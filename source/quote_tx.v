==> flow/design.v <==
module quote_tx  
  (
   input        clk,
   input [1:8]  a_data,
   input        a_send,
   output       a_busy,
   output [1:8] b_data,
   output       b_send,
   input        b_busy);
   localparam Idle = 0;
   localparam Send1 = 1;
   localparam Send2 = 2;
   reg [1:8]    data;
   reg [1:2]    mode;
   always @(posedge clk) data = xdata;
   always @(posedge clk) mode = xmode;
   wire [1:8]   xdata = a_send ? a_data : data;
   wire [1:2]   xmode = 
                (mode==Idle) ? (a_send ? Send1 : mode) :
                (mode==Send1) ? (!b_busy ? Send2 : mode) :
                (mode==Send2) ? (!b_busy ? Idle : mode) :
                Idle;
   wire [1:4]   nib1 = data[1:4];
   wire [1:4]   nib2 = data[5:8];
   wire [1:8]   oh = "0";
   wire [1:8]   ay = "a";
   wire [1:8]   char1 = nib1 + ((nib1 > 9) ? ay-10 : oh);
   wire [1:8]   char2 = nib2 + ((nib2 > 9) ? ay-10 : oh);
   assign b_data = (mode==Send1) ? char1 : char2;
   assign b_send = (mode==Send1) | (mode==Send2);
   assign a_busy = !(mode==Idle);
endmodule
# Tool chain data of quote_tx
# The steps from the RTL of quote_tx to its reports follow in flow order.
# Line numbers count from 1 in the design file above.
# Cell names lack the library's common part.
setup:
  top_module: "quote_tx"
  clk_port: "clk"
  lib: "sky130hd"
  corner: "tt_025C_1v80"

# Word level
# Counts by Yosys on the flattened word-level netlist (proc, flatten, opt, wreduce; memories kept). Register bits leave out memories and registers merged into their read ports (data or address). Print and check cells are left out. Cells with the same type and inputs are merged into one.
op_classes:
  equal: 5
  reduce_and_logical: 3
  n_addsub: 2
  n_div: 0
  logic: 1
  muxes: 9
  n_shift: 0
  n_cmp: 2
  mul: 0
ops:
  columns: ["cell", "count"]
  rows:
  - ["4-bit by 7-bit adder with 8-bit output", 2]
  - ["7-bit 2-to-1 mux", 2]
  - ["2-bit 2-to-1 mux", 6]
  - ["4-bit > comparator (second input constant)", 2]
  - ["8-bit 2-to-1 mux", 1]
  - ["3-bit != test (second input constant)", 2]
  - ["3-bit AND reduction", 1]
  - ["2-bit by 1-bit equality test with 1-bit output (second input constant)", 1]
  - ["2-bit equality test (second input constant)", 1]
  - ["2-bit != test (second input constant)", 1]
  - ["2-bit zero test", 1]
  - ["1-bit bitwise OR", 1]
  - ["1-bit zero test", 1]
bits:
  reg_bits: 10
  latch_bits: 0
  clocked_rd_ports_x_width: 0
  elab_cells: 24
  n_memories: 0
  ram_bits: 0
  in_bits: 11
  output_inout_bits: 10
  rom_bits: 0

# Logic depth
# Longest topological path by Yosys (ltp), each cell counted once; first at word level (registers and memories cut), then after technology mapping (sequential cells cut; the memories' decode and read muxes count).
depth:
  word_depth: 4
  abc_area: 0
  depth_mapped: 6
  mapped_depth_nobuf: 6

# After synthesis
# The flow's flattened synthesis, as Yosys stat reports it; memories are mapped. The netlist is that of the ABC_AREA named above (0 if unset); the other value can give another one.
by_type:
  columns: ["cell", "count", "type_area_um2"]
  rows:
  - ["edfxtp_1", 10, 300.288]
  - ["ha_1", 5, 62.56]
  - ["mux2_2", 2, 22.522]
  - ["inv_1", 5, 18.768]
  - ["nand2b_1", 3, 18.768]
  - ["o22ai_1", 3, 18.768]
  - ["xnor2_1", 2, 17.517]
  - ["buf_4", 2, 15.014]
  - ["o21ai_0", 3, 15.014]
  - ["nand2_1", 3, 11.261]
  - ["a311o_1", 1, 10.01]
  - ["mux2i_1", 1, 10.01]
  - ["o21a_2", 1, 8.758]
  - ["o21ai_2", 1, 8.758]
  - ["or3b_1", 1, 8.758]
  - ["xor2_1", 1, 8.758]
  - ["conb_1", 2, 7.507]
  - ["nand3b_1", 1, 7.507]
# Not listed: further types 7, cells in them 8.
mapped:
  mapped_cells: 55
  flip_flops: 10
  sequential_area_um2: 300.3
  buf_cells: 3
  area_um2: 618.1

# Worst setup path after synthesis
# Path of least setup slack by OpenSTA after synthesis, without wires, with an ideal clock, recovery checks aside; 20% of the period is set as input and as output delay. Where synthesis merged equal registers, the netlist keeps one of their names.
synth_timing:
  path_type: "flip-flop to output port"
  start: "register data[7]"
  end: "output b_data[6]"
  clock_period_ps: 1710
  path_stages: 7
  n_path_buf: 0
  t_first_pin_ps: 0
  required_ps: 1368
  path_delay_ps: 1435
  t_arrival_ps: 1435
  output_delay_ps: 342
  setup_slack_ps: -67
  synth_period_reached_ps: 1777
# "path_delay_ps" = arrival - input delay + setup time.
# At an output port there is no setup time.
# "path_stages": output pins that drive a net of the path, with the launching flip-flop's if there is one; two outputs of one cell count as two.
# "synth_period_reached_ps" = period - worst setup slack (recovery checks aside). The figure is calculated, with input and output delays left at 20% of the set period.
# The rows between start and end are the longest chain of elaborated cells between them; the timing report does not say that the signal goes this way. Where chains are equally long, one stands for them.
# Each line given opens the expression or statement behind the cell; cells for indexed reads and writes are added by Yosys, which also makes memories of some case tables.
synth_via:
  path_cell_list: "edfxtp_1 -> nand2b_1 -> o21ai_0 -> ha_1 -> nor2_1 -> a311o_1 -> o22ai_1"
  elab_chain_cells: 4
  cells_between: 4
  cone_lines: 2
  cone_classes: "1 x add/sub; 1 x compare; 2 x mux"
synth_lines:
  columns: ["element", "line", "source"]
  rows:
  - ["start: declaration", 13, "reg [1:8]    data;"]
  - ["start: assignment", 15, "always @(posedge clk) data = xdata;"]
  - ["4-bit > comparator", 28, "wire [1:8]   char2 = nib2 + ((nib2 > 9) ? ay-10 : oh);"]
  - ["7-bit 2-to-1 mux", 28, null]
  - ["4-bit by 7-bit adder with 8-bit output", 28, null]
  - ["8-bit 2-to-1 mux", 29, "assign b_data = (mode==Send1) ? char1 : char2;"]
  - ["end: declaration", 7, "output [1:8] b_data,"]

# Path in the finished layout
# Path of least setup slack in the final report of entry A (OpenROAD, finished layout, wires in). Where an end is a register, its clock arrival counts in the times.
# The report prints the path's times to 10 ps; the period is as set.
layout_timing:
  path_type: "flip-flop to output port"
  start: "register data[3]"
  end: "output b_data[7]"
  n_path_buf: 1
  t_first_pin_ps: 220
  path_stages: 6
  setup_slack_ps: -410
  clock_period_ps: 1560
  output_delay_ps: 310
  t_arrival_ps: 1660
  required_ps: 1250
# The rows between start and end are the longest chain of elaborated cells between them; the timing report does not say that the signal goes this way. Where chains are equally long, one stands for them.
layout_via:
  path_cell_list: "edfxtp_1 -> o21a_2 -> xor2_1 -> ha_2 -> mux2_4 -> buf_6"
  elab_chain_cells: 4
  cells_between: 4
  cone_lines: 2
  cone_classes: "1 x add/sub; 1 x compare; 2 x mux"
layout_lines:
  columns: ["element", "line", "source"]
  rows:
  - ["start: declaration", 13, "reg [1:8]    data;"]
  - ["start: assignment", 15, "always @(posedge clk) data = xdata;"]
  - ["4-bit > comparator", 27, "wire [1:8]   char1 = nib1 + ((nib1 > 9) ? ay-10 : oh);"]
  - ["7-bit 2-to-1 mux", 27, null]
  - ["4-bit by 7-bit adder with 8-bit output", 27, null]
  - ["8-bit 2-to-1 mux", 29, "assign b_data = (mode==Send1) ? char1 : char2;"]
  - ["end: declaration", 7, "output [1:8] b_data,"]

# Flow measurements of quote_tx on sky130hd: 2 stored runs with different settings, listed in no order. Input and output delays are each 20% of the period that was set; the output load is 0.01 pF.
# "period_less_ws_ps": clock period set for the run, less the worst setup slack. It is reckoned from that one timing run; input and output delays stay at 20% of the period that was set.
# "final_power_uw" rests on the timing tool's default activity at the inputs, not on a simulated workload.
runs:
  - name: "entry A"
    settings:
      period_ns: 1.56
      CORE_UTILIZATION: 22
      SETUP_SLACK_MARGIN: 0.28
      PLACE_DENSITY_LB_ADDON: 0.27
      CORE_ASPECT_RATIO: 0.7
      CELL_PAD_IN_SITES_GLOBAL_PLACEMENT: 1
      GPL_ROUTABILITY_DRIVEN: 1
      SLEW_MARGIN: 0
      MIN_ROUTING_LAYER: "met1"
      CAP_MARGIN: 20
      CORE_MARGIN: 2
    results:
      timing.hold.ws_ps: 639
      die_um2: 3256.0
      tns_ps: -1895
      yosys_chip_area_um2: 618.1
      final_cell_area_um2: 1204.9
      final_power_uw: 1633
      period_less_ws_ps: 1973
      final_setup_ws_ps: -413
  - name: "entry B"
    settings:
      period_ns: 2.27
      CORE_UTILIZATION: 63
      CAP_MARGIN: 20
      CORE_MARGIN: 2
      SLEW_MARGIN: 20
    outcome: "did not finish, routing stopped with DPL-0038"
