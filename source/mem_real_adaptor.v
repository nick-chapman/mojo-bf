==> flow/design.v <==
module mem_real_adaptor #(parameter logsize = 1)
   (
    input             clk,
    output [56:0]     memOut,
    input [33:0]      memIn,
    input             init,
    input [1:logsize] addr,
    input [1:8]       wdata,
    input             wselect,
    input             doit,
    output            busy,
    output            rvalid,
    output [1:8]      rdata
    );
   localparam Init = 0;
   localparam Run = 1;
   always @(posedge clk) mode = xmode;
   always @(posedge clk) icount = xicount;
   reg                mode;
   wire               isInit = (mode==Init);
   wire               xmode = isInit
                      ? (&icount ? Run : Init) 
                      : (init ? Init : Run);
   reg [1:logsize]    icount;
   wire [1:logsize]   xicount = 
                      isInit 
                      ? (mem_busy ? icount : icount + 1)
                      : 0;
   wire [1:logsize]   mem_sig_addr  = isInit ? icount    : addr;
   wire [1:8]         mem_sig_wdata = isInit ? 8'b0      : wdata;
   wire               mem_doit      = isInit ? !mem_busy : doit;
   wire               mem_wselect   = isInit ? 1'b1      : wselect;
   wire [1:23]        mem_addr = {{23-logsize{1'b0}}, mem_sig_addr};
   wire [1:32]        mem_wdata = {mem_sig_wdata, 24'b0};  
   assign memOut   = {mem_wselect, mem_addr, mem_doit, mem_wdata};
   wire               mem_busy = memIn[33];
   assign busy     = mem_busy | isInit | mywait!=0 ;
   assign rvalid   = memIn[32];
   assign rdata    = memIn[31-:8];  
   always @(posedge clk) mywait = xmywait; 
   reg [1:7]          mywait;
   wire [1:7]         xmywait = doit ? 50 : mywait==0 ? 0 : mywait-1;
endmodule 
**Tool chain data of mem_real_adaptor**

Tool output for the design above, in the order of the flow.
Lines are those of the file above, counted from 1.
Operators carry their Yosys type and port widths (W data, S select, Z words).
Cell names lack the library's common part.
The mark - stands for no value.

- Top: mem_real_adaptor
- Clock: clk
- Library: sky130hd
- Timing corner: tt_025C_1v80

**Elaborated design**

Yosys after proc, flatten, opt, wreduce and memory -nomap, before mapping. Memory bits, and registers merged into a memory's read port (data or address), are not among the register bits. Print and check cells are not counted. Equal cells are merged and count once.

- Register bits after elaboration: 9
- Bits in latches: 0
- RAM bits: 0
- Memory bits (read-only): 0
- Word width x clocked read ports: 0
- Memory cells: 0
- Input port bits: 47
- Output and inout bits: 67
- Word-level cells: 21

- Add/sub/neg operators: 2
- Multiply operators: 0
- Div/mod/pow operators: 0
- $lt $le $gt $ge: 0
- Equality and inequality tests: 0
- Shift operators: 0
- Muxes and demuxes: 8
- Bitwise operators: 3
- Reductions and logical operators: 4

Operators with widths:

| cell | number |
|---|---|
| $mux W8 | 1 |
| $sub A7 B1 Y7 const B | 1 |
| $logic_not A7 Y1 | 1 |
| $reduce_bool A7 Y1 | 1 |
| $mux W6 | 1 |
| $mux W1 | 6 |
| $or A1 B1 Y1 | 2 |
| $reduce_or A2 Y1 | 1 |
| $add A1 B1 Y1 const B | 1 |
| $not A1 Y1 | 1 |
| $logic_not A1 Y1 | 1 |

**Depth**

Depth = most cells in a row (Yosys ltp): at word level without a register or memory, in the mapped netlist without a sequential cell, where the memories' decode and read muxes count.

- Depth in word-level cells: 3
- ABC_AREA: 0
- Mapped depth: 5
- Mapped depth without buffers: 5

**Netlist**

Source: synth_stat.txt of the flow (Yosys; design flattened, memories mapped). It holds for the ABC_AREA given above (unset counts as 0); a run with the other value may have another netlist.

Cell types:

| cell type | number | area in all (sq um) |
|---|---|---|
| buf_4 | 58 | 435.418 |
| dfxtp_1 | 9 | 180.173 |
| and2_1 | 8 | 50.048 |
| ha_1 | 2 | 25.024 |
| xnor2_1 | 2 | 17.517 |
| nor3_1 | 3 | 15.014 |
| o21bai_1 | 2 | 15.014 |
| inv_1 | 3 | 11.261 |
| mux2_2 | 1 | 11.261 |
| or4_4 | 1 | 11.261 |
| a2111oi_0 | 1 | 8.758 |
| a211o_1 | 1 | 8.758 |
| xor2_1 | 1 | 8.758 |
| a211oi_1 | 1 | 7.507 |
| clkbuf_1 | 2 | 7.507 |
| nand2_1 | 2 | 7.507 |
| nand3b_1 | 1 | 7.507 |
| nor2_1 | 2 | 7.507 |

Not listed: further types 12, cells in them 12.

- Mapped cells: 112
- Mapped area: 905.9 sq um
- Area of sequential cells: 180.2 sq um
- Flip-flop cells: 9
- Buffers: 61

**Path before layout**

Path of least setup slack by OpenSTA after synthesis, without wires, with an ideal clock, recovery checks aside; 20% of the period is set as input and as output delay. Where synthesis merged equal registers, the netlist keeps one of their names.

- Path kind: register to output
- Start point: register mywait[3]
- End point: output busy
- Period: 1.61 ns
- Output delay: 0.322 ns
- Time at the first pin: 0.000 ns
- Arrival: 1.198 ns
- Data required time: 1.288 ns
- Slack: 0.090 ns
- Path delay: 1.198 ns
- Stages: 5
- Path buffers: 1
- Synthesis period reached: 1.52 ns

"path delay" = arrival - input delay + setup time.
At an output port there is no setup time.
"stages" counts driving pins, that of a launching flip-flop among them; a cell with two outputs on the path counts twice.
"synthesis period reached" = period - worst setup slack (recovery checks aside). The figure is calculated, with input and output delays left at 20% of the set period.
Between the ends stands the longest chain of elaborated cells between them, by number of cells; it is not shown to be the way that was timed. Of several equally long chains one is given.
Each line given opens the expression or statement behind the cell; cells for indexed reads and writes are added by Yosys, which also makes memories of some case tables.

- Cells stage by stage: dfxtp_1 nor4_1 and3_1 clkbuf_1 nand3b_1
- Length of the longest elaborated chain: 2
- Elaborated cells between the ends (all ways): 2
- Source lines of those cells: 1
- Those cells by class: logic (1); reduce/logical (1)

RTL lines, path after synthesis:

| element | RTL line | source |
|---|---|---|
| from (decl) | 41 | `reg [1:7]          mywait;` |
| from (assign) | 40 | `always @(posedge clk) mywait = xmywait;` |
| $reduce_bool A7 Y1 | 37 | `assign busy     = mem_busy \| isInit \| mywait!=0 ;` |
| $or A1 B1 Y1 | 37 |  |
| to (decl) | 11 | `output            busy,` |

==> results <==
mem_real_adaptor on sky130hd: 2 stored runs with different settings, listed in no order. Input and output delays are each 20% of the period that was set; the output load is 0.01 pF.

### Run 1

==> flow/run.sh <==
#!/bin/bash
# the make line also repeats the synthesis and layout settings of config.mk as NAME=value (left out here)
make -C /OpenROAD-flow-scripts/flow DESIGN_CONFIG=/design/flow/config.mk WORK_HOME=/design/flow/orfs CLKGATE_MAP_FILE= finish
==> flow/config.mk <==
export PLATFORM = sky130hd
export DESIGN_NAME = mem_real_adaptor
export DESIGN_NICKNAME = mem_real_adaptor
export VERILOG_FILES = /design/flow/design.v
export SDC_FILE = /design/flow/constraint.sdc
export NUM_CORES = 4
export LEC_CHECK = 0
export CAP_MARGIN = 20
export CELL_PAD_IN_SITES_DETAIL_PLACEMENT = 2
export CORE_ASPECT_RATIO = 1.56
export CORE_MARGIN = 2
export CORE_UTILIZATION = 66
export GPL_ROUTABILITY_DRIVEN = 0
export GPL_TIMING_DRIVEN = 0
export SETUP_SLACK_MARGIN = 0.18
export SLEW_MARGIN = 15
==> flow/constraint.sdc <==
create_clock -name core_clock -period 1.59 [get_ports {clk}]
set_input_delay 0.3180 -clock core_clock [delete_from_list [all_inputs] [get_ports {clk}]]
set_output_delay 0.3180 -clock core_clock [all_outputs]
set_load 0.01 [all_outputs]

Outcome of run 1: no final report: placement broke off with GPL-0301

### Run 2

==> flow/run.sh <==
#!/bin/bash
# the make line also repeats the synthesis and layout settings of config.mk as NAME=value (left out here)
make -C /OpenROAD-flow-scripts/flow DESIGN_CONFIG=/design/flow/config.mk WORK_HOME=/design/flow/orfs CLKGATE_MAP_FILE= finish
==> flow/config.mk <==
export PLATFORM = sky130hd
export DESIGN_NAME = mem_real_adaptor
export DESIGN_NICKNAME = mem_real_adaptor
export VERILOG_FILES = /design/flow/design.v
export SDC_FILE = /design/flow/constraint.sdc
export NUM_CORES = 4
export LEC_CHECK = 0
export CAP_MARGIN = 20
export CELL_PAD_IN_SITES_GLOBAL_PLACEMENT = 2
export CORE_MARGIN = 2
export CORE_UTILIZATION = 61
export PLACE_DENSITY_LB_ADDON = 0.12
export SETUP_SLACK_MARGIN = 0.06
export SLEW_MARGIN = 20
export TNS_END_PERCENT = 75
==> flow/constraint.sdc <==
create_clock -name core_clock -period 1.92 [get_ports {clk}]
set_input_delay 0.3840 -clock core_clock [delete_from_list [all_inputs] [get_ports {clk}]]
set_output_delay 0.3840 -clock core_clock [all_outputs]
set_load 0.01 [all_outputs]

Outcome of run 2: no final report: placement broke off with FLW-0024
